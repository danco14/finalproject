==> flow/design.v <==
module random(input logic Clk,
              input logic Reset,
              output logic [7:0] num
              );
  parameter [31:0] state = 32'hECEBCAFE;
  logic [31:0] shift = 32'hECEBCAFE;
  logic [31:0] shift_in = 32'hECEBCAFE;
  logic [31:0] a, b;
  always_ff @ (posedge Clk)
  begin
    if(Reset)
      shift <= state;
    else
      shift <= shift_in;
  end
  always_comb
  begin
    a = shift ^ (shift << 13);
    b = a ^ (a >> 17);
    shift_in = b ^ (b << 5);
    num = shift[7:0];
  end
endmodule
**Tool chain data of random**

What the tools print for random, step after step.
Lines are those of the file above, counted from 1.
Cell names lack the library's common part.
Not given: --

- Top: random
- Clock: Clk
- Standard-cell library: sky130hd
- Timing corner: tt_025C_1v80

**Word-level counts**

Yosys after proc, flatten, opt, wreduce and memory -nomap, before mapping. Enables and synchronous resets that opt folds into registers are not counted as muxes. Memory bits, and registers merged into a memory's read port (data or address), are not among the register bits. Print and check cells are not counted. Equal cells are merged and count once.

- Flip-flop bits (word level): 32
- Bits in latches: 0
- Bits in writable memories: 0
- Memory bits (read-only): 0
- Clocked read ports x word width: 0
- Memories: 0
- Input port bits: 2
- Output and inout bits: 8
- Cells after elaboration: 4

- $add $sub $neg: 0
- Multiply operators: 0
- Divide/modulo/power cells: 0
- Magnitude comparators: 0
- Eq/ne operators: 0
- Shifts and indexed selects: 0
- Mux-type cells: 0
- Bitwise logic cells: 3
- Reduce/logical cells: 0

Operators by type and width:

| cell | count |
|---|---|
| bitwise XOR 32 bit | 2 |
| bitwise XOR 32 x 15 -> 32 bit | 1 |

**Longest topological paths**

Yosys ltp: most cells in a row. Word level: on the elaborated netlist, between registers, memories and ports. Mapped: between sequential cells and ports; inverters and the memories' decode and read muxes count.

- Depth after elaboration: 3
- ABC_AREA: 0
- Depth in mapped cells: 3
- Gate-level depth less buffers: 3

**Netlist**

Source: synth_stat.txt of the flow (Yosys; design flattened, memories mapped). It holds for the ABC_AREA given above (unset counts as 0); a run with the other value may have another netlist.

Cell types:

| cell | count | total area (µm²) |
|---|---|---|
| dfxtp_1 | 32 | 640.614 |
| xnor3_1 | 14 | 315.302 |
| xnor2_1 | 35 | 306.544 |
| nand2b_1 | 19 | 118.864 |
| buf_4 | 8 | 60.058 |
| xor3_1 | 2 | 47.546 |
| nor2_1 | 11 | 41.29 |
| xnor2_2 | 2 | 32.531 |
| xnor2_4 | 1 | 27.526 |
| xnor3_4 | 1 | 26.275 |
| xor3_2 | 1 | 25.024 |
| clkbuf_1 | 3 | 11.261 |
| or3b_1 | 1 | 8.758 |
| xor2_1 | 1 | 8.758 |
| or2_1 | 1 | 6.256 |
| or2_2 | 1 | 6.256 |
| nand2_1 | 1 | 3.754 |

- Cells in the netlist: 134
- Cell area after synthesis: 1686.6 µm²
- Area of sequential cells: 640.6 µm²
- Mapped flip-flops: 32
- Buffer cells: 11

**Timing after synthesis**

Source: OpenSTA report_checks on the synthesized netlist (no wires, ideal clock, input and output delay 20% of the period each), path of least setup slack; recovery checks are left aside. Register names are those of the netlist, which keeps one name where synthesis merged equal registers.

- Path kind: register to register
- Start point: reg shift[6]
- End point: reg shift[19]
- Period: 1.39 ns
- Library setup time: 0.120 ns
- Time at the first pin: 0.000 ns
- Data arrival time: 1.214 ns
- Data required time: 1.270 ns
- Path slack: 0.056 ns
- Path delay: 1.334 ns
- Stages on the path: 4
- Path buffers: 0
- Synthesis period reached: 1.334 ns

"path delay" = arrival - input delay + setup time.
"stages on the path": output pins that drive a net of the path, with the launching flip-flop's if there is one; two outputs of one cell count as two.
"synthesis period reached" = period - worst setup slack (recovery checks aside). The figure is calculated, with input and output delays left at 20% of the set period.
The rows between start and end are the longest chain of elaborated cells between them; the timing report does not say that the signal goes this way. Where chains are equally long, one stands for them.
Each line given opens the expression or statement behind the cell; cells for indexed reads and writes are added by Yosys, which also makes memories of some case tables.

- Cell sequence: dfxtp_1 > xnor2_2 > xnor3_1 > or2_1
- Length of the longest elaborated chain: 3
- Elaborated cells on any way between the ends: 3
- Source lines of those cells: 3
- Classes of those cells: 3 x logic

Ends and longest elaborated chain, post-synthesis:

| what | RTL line | RTL |
|---|---|---|
| start, declared | 6 | `logic [31:0] shift = 32'hECEBCAFE;` |
| start, assigned | 12 | `shift <= state;` |
| start, assigned | 14 | `shift <= shift_in;` |
| bitwise XOR 32 bit | 18 | `a = shift ^ (shift << 13);` |
| bitwise XOR 32 x 15 -> 32 bit | 19 | `b = a ^ (a >> 17);` |
| bitwise XOR 32 bit | 20 | `shift_in = b ^ (b << 5);` |
| end, assigned | 12 |  |
| end, assigned | 14 |  |
| end, declared | 6 |  |

**Worst path after layout**

Path of least setup slack in the final report of record 2 (OpenROAD, finished layout, wires in). Where an end is a register, its clock arrival counts in the times.

- Path kind: register to output
- Start point: reg shift[6]
- End point: out num[6]
- Period: 2.0 ns
- External output delay: 0.40 ns
- Time at the first pin: 0.32 ns
- Data arrival time: 1.25 ns
- Data required time: 1.60 ns
- Path slack: 0.35 ns
- Stages on the path: 2
- Path buffers: 1

- Cell sequence: dfxtp_2 > clkdlybuf4s50_1
- Length of the longest elaborated chain: 0
- Elaborated cells on any way between the ends: 0
- Source lines of those cells: 0

Ends and longest elaborated chain, post-layout:

| what | RTL line | RTL |
|---|---|---|
| start, declared | 6 | `logic [31:0] shift = 32'hECEBCAFE;` |
| start, assigned | 12 | `shift <= state;` |
| start, assigned | 14 | `shift <= shift_in;` |
| end, declared | 3 | `output logic [7:0] num` |

Subject: flow runs of random

Hi,

Record of 2 stored runs of the RTL-to-layout flow on random, platform sky130hd. The runs are unordered. Constraints: input delay and output delay 20% of the set period each, output load 0.01 pF.
"clock period achieved" = clock period - worst setup slack. The figure is calculated, with input and output delays left at 20% of the set period.
"time on the worst setup path" means the part of the period allowed to the worst setup path (the constraints hold back 20% at inputs and 20% at outputs) less its slack; where the path has registers, the arrival times of their clocks count too.
Settings: . = not set for that run.
A result given as . is not shown for that run.

| item | record 1 | record 2 |
|---|---|---|
| period_ns | 0.91 | 2.0 |
| CORE_UTILIZATION | 44 | 64 |
| PLACE_DENSITY_LB_ADDON | 0.03 | . |
| CORE_MARGIN | 8 | 6 |
| CELL_PAD_IN_SITES_DETAIL_PLACEMENT | 2 | . |
| GPL_TIMING_DRIVEN | 1 | . |
| GPL_ROUTABILITY_DRIVEN | 1 | . |
| CAP_MARGIN | 35 | 40 |
| MIN_ROUTING_LAYER | met1 | . |
| SLEW_MARGIN | 20 | 20 |
| SETUP_SLACK_MARGIN | . | 0.52 |
| PLACE_DENSITY | . | 0.81 |
| CELL_PAD_IN_SITES_GLOBAL_PLACEMENT | . | 1 |
| TNS_END_PERCENT | . | 10 |
| ABC_AREA | . | 0 |
| MAX_ROUTING_LAYER | . | met5 |
| final setup TNS (ns) | . | 0.000 |
| standard-cell area after layout (µm²) | . | 1811.7 |
| utilization (%) | . | 73.1 |
| time on the worst setup path (ns) | . | 1.25 |
| worst path kind | . | register to output |
| synthesized cell area (µm²) | . | 1686.6 |
| clock period achieved (ns) | . | 1.653 |
| setup slack of the worst path (ns) | . | 0.347 |
| area inside the die boundary (µm²) | . | 4011.3 |

Record 1: incomplete, clock tree synthesis halted on DPL-0033

Regards
